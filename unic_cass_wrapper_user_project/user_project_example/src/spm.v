==> flow/design.v <==
module spm(
    input clk, rst,
    input y,
    input[size-1:0] x,
    output p);
    parameter size = 16;
    wire[size-1:1] pp;
    wire[size-1:0] xy;
    genvar i;
    CSADD csa0 (.clk(clk), .rst(rst), .x(x[0]&y), .y(pp[1]), .sum(p));
    generate for(i=1; i<size-1; i=i+1) begin
        CSADD csa (.clk(clk), .rst(rst), .x(x[i]&y), .y(pp[i+1]), .sum(pp[i]));
    end endgenerate
    TCMP tcmp (.clk(clk), .rst(rst), .a(x[size-1]&y), .s(pp[size-1]));
endmodule
module TCMP(clk, rst, a, s);
    input clk, rst;
    input a;
    output reg s;
    reg z;
    always @(posedge clk or posedge rst) begin
        if (rst) begin
            s <= 1'b0;
            z <= 1'b0;
        end
        else begin
            z <= a | z;
            s <= a ^ z;
        end
    end
endmodule
module CSADD(clk, rst, x, y, sum);
    input clk, rst;
    input x, y;
    output reg sum;
    reg sc;
    wire hsum1, hco1;
    assign hsum1 = y ^ sc;
    assign hco1 = y & sc;
    wire hsum2, hco2;
    assign hsum2 = x ^ hsum1;
    assign hco2 = x & hsum1;
    always @(posedge clk or posedge rst) begin
        if (rst) begin
            sum <= 1'b0;
            sc <= 1'b0;
        end
        else begin
            sum <= hsum2;
            sc <= hco1 ^ hco2;
        end
    end
endmodule
### From RTL to reports: spm

Tool output for the design above, in the order of the flow.
Line numbers count from 1 in the design file above.
Operators carry their Yosys type and port widths (W data, S select, Z words).
Library cell names are shortened.
Not given: -

| set-up | value |
|---|---|
| top | spm |
| clock port | clk |
| standard-cell library | sky130hd |
| corner | tt_025C_1v80 |

### After elaboration

Yosys after proc, flatten, opt, wreduce and memory -nomap, before mapping. Enables and synchronous resets that opt folds into registers are not counted as muxes. Memory bits, and registers merged into a memory's read port (data or address), are not among the register bits. Print and check cells are not counted. Equal cells are merged and count once.

| bit counts | value |
|---|---|
| register bits after elaboration | 32 |
| input port bits | 19 |
| output and inout port bits | 1 |
| word-level cells | 125 |

| cells by class | value |
|---|---|
| bitwise gates (word level) | 93 |

Operator list:

| kind | count |
|---|---|
| $and A1 B1 Y1 | 46 |
| $xor A1 B1 Y1 | 46 |
| $or A1 B1 Y1 | 1 |

### Depth

Depth = most cells in a row (Yosys ltp): at word level without a register or memory, in the mapped netlist without a sequential cell, where the memories' decode and read muxes count.

| logic depth | value |
|---|---|
| depth in word-level cells | 3 |
| ABC_AREA | 0 |
| gate-level depth with buffers | 4 |
| gate-level depth less buffers | 3 |

### Mapped cells and area

Source: synth_stat.txt of the flow (Yosys; design flattened, memories mapped). It holds for the ABC_AREA given above (unset counts as 0); a run with the other value may have another netlist.
The area totals of this step are shown rounded.

| synthesis totals | value |
|---|---|
| cell count | 68 |
| chip area (Yosys) | 1200 sq um |
| sequential part of the area | 800 sq um |
| flip-flops | 32 |

Cell types:

| cell | count | area in all (sq um) |
|---|---|---|
| dfrtp_1 | 32 | 800.768 |
| fa_1 | 15 | 300.288 |
| and2_2 | 11 | 82.579 |
| and2_1 | 4 | 25.024 |
| ha_1 | 1 | 12.512 |
| buf_6 | 1 | 11.261 |
| inv_1 | 3 | 11.261 |
| nand2_1 | 1 | 3.754 |

By module: a second synthesis without flattening, with its own total; a netlist apart from the flattened one above.

| unflattened totals | value |
|---|---|
| cell total of the unflattened synthesis | 84 |
| area total of the unflattened synthesis | 1300 sq um |

Each row is one instance without its submodules.

By module:

| module | times used | cells | area (sq um) | sequential area (sq um) |
|---|---|---|---|---|
| CSADD | 15 | 4 | 74 | 50 |
| spm | 1 | 17 | 130 | 0.0 |
| TCMP | 1 | 7 | 78 | 50 |

### Timing after synthesis

Path of least setup slack by OpenSTA after synthesis, without wires, with an ideal clock, recovery checks aside; 20% of the period is set as input and as output delay. Where synthesis merged equal registers, the netlist keeps one of their names.

| timing after synthesis | value |
|---|---|
| kind | in2reg |
| start point | in y |
| end point | reg genblk1[10].csa.sum |
| clock period | 1610 ps |
| external input delay | 322 ps |
| time at the first pin | 322 ps |
| arrival | 1047 ps |
| data required time | 1474 ps |
| setup slack | 427 ps |
| delay of the path | 861 ps |
| stages on the path | 3 |
| buffers on the path | 1 |
| synthesis period reached | 1183 ps |

"delay of the path" = arrival - input delay + setup time.
"stages on the path" counts driving pins, that of a launching flip-flop among them; a cell with two outputs on the path counts twice.
"synthesis period reached" = period - worst setup slack (recovery checks aside). The figure is calculated, with input and output delays left at 20% of the set period.
Between the ends stands the longest chain of elaborated cells between them, by number of cells; it is not shown to be the way that was timed. Of several equally long chains one is given.
Each line given opens the expression or statement behind the cell; cells for indexed reads and writes are added by Yosys, which also makes memories of some case tables.

| between the ends, after synthesis | value |
|---|---|
| path through | buf_6 and2_2 fa_1 |
| cells in the longest elaborated chain | 2 |
| elaborated cells between the ends (all ways) | 2 |
| classes of those cells | 2 x logic |

Ends and longest elaborated chain, after synthesis:

| item | RTL line | RTL |
|---|---|---|
| start, declared | 3 | `input y,` |
| $and A1 B1 Y1 | 12 | `CSADD csa (.clk(clk), .rst(rst), .x(x[i]&y), .y(pp[i+1]), .sum(pp[i]));` |
| $xor A1 B1 Y1 | 41 | `assign hsum2 = x ^ hsum1;` |
| end, assigned | 45 | `sum <= 1'b0;` |
| end, assigned | 49 | `sum <= hsum2;` |
| end, declared | 35 | `output reg sum;` |

### Path in the finished layout

Path of least setup slack in the final report of run A (OpenROAD, finished layout, wires in). Where an end is a register, its clock arrival counts in the times.
The path's times are printed in steps of 10 ps; the period is the one set.

| timing post-layout | value |
|---|---|
| kind | in2reg |
| start point | in y |
| end point | reg genblk1[14].csa.sum |
| clock period | 1350 ps |
| external input delay | 270 ps |
| time at the first pin | 270 ps |
| arrival | 1510 ps |
| data required time | 1550 ps |
| setup slack | 40 ps |
| stages on the path | 4 |
| buffers on the path | 2 |

Between the ends stands the longest chain of elaborated cells between them, by number of cells; it is not shown to be the way that was timed. Of several equally long chains one is given.

| between the ends, post-layout | value |
|---|---|
| path through | clkdlybuf4s50_1 buf_4 and2_2 fa_1 |
| cells in the longest elaborated chain | 2 |
| elaborated cells between the ends (all ways) | 2 |
| classes of those cells | 2 x logic |

Ends and longest elaborated chain, post-layout:

| item | RTL line | RTL |
|---|---|---|
| start, declared | 3 | `input y,` |
| $and A1 B1 Y1 | 12 | `CSADD csa (.clk(clk), .rst(rst), .x(x[i]&y), .y(pp[i+1]), .sum(pp[i]));` |
| $xor A1 B1 Y1 | 41 | `assign hsum2 = x ^ hsum1;` |
| end, assigned | 45 | `sum <= 1'b0;` |
| end, assigned | 49 | `sum <= hsum2;` |
| end, declared | 35 | `output reg sum;` |

Appendix: measured runs

Design spm on sky130hd. What follows are 2 stored runs of the flow, each under its own settings; their order means nothing. The constraints put input and output delay at 20% of the set period each and load the outputs with 0.01 pF.
"period achieved" is the run's clock period less its worst setup slack. It is reckoned from that one timing run; input and output delays stay at 20% of the period that was set.
"worst path time" = time allowed to the worst setup path (clock period - input delay - output delay, where it has them) - its slack; a late launch clock adds to it, a late capture clock takes from it.
"worst path time" is given in steps of 10 ps.
The measured numbers are rounded.

#### Run A

| setting | value |
|---|---|
| period_ns | `1.35` |
| SETUP_SLACK_MARGIN | `-0.13` |
| CAP_MARGIN | `20` |
| CORE_MARGIN | `2` |
| CORE_UTILIZATION | `40` |
| SLEW_MARGIN | `20` |

| result | value |
|---|---|
| die footprint | 3600 sq um |
| setup slack of the worst path | 38 ps |
| period achieved | 1312 ps |
| worst path time | 1040 ps |
| type of the worst setup path | in2reg |
| standard-cell area after layout | 1600 sq um |
| chip area after synthesis (Yosys) | 1200 sq um |

#### Run B

| setting | value |
|---|---|
| period_ns | `1.48` |
| CORE_UTILIZATION | `72` |
| SETUP_SLACK_MARGIN | `0.29` |
| PLACE_DENSITY_LB_ADDON | `0.14` |
| TNS_END_PERCENT | `100` |
| GPL_TIMING_DRIVEN | `1` |
| CAP_MARGIN | `5` |
| CORE_MARGIN | `2` |
| SLEW_MARGIN | `20` |

| result | value |
|---|---|
| die footprint | 2100 sq um |
| setup slack of the worst path | 290 ps |
| period achieved | 1185 ps |
| worst path time | 890 ps |
| type of the worst setup path | in2reg |
| standard-cell area after layout | 1500 sq um |
| chip area after synthesis (Yosys) | 1200 sq um |
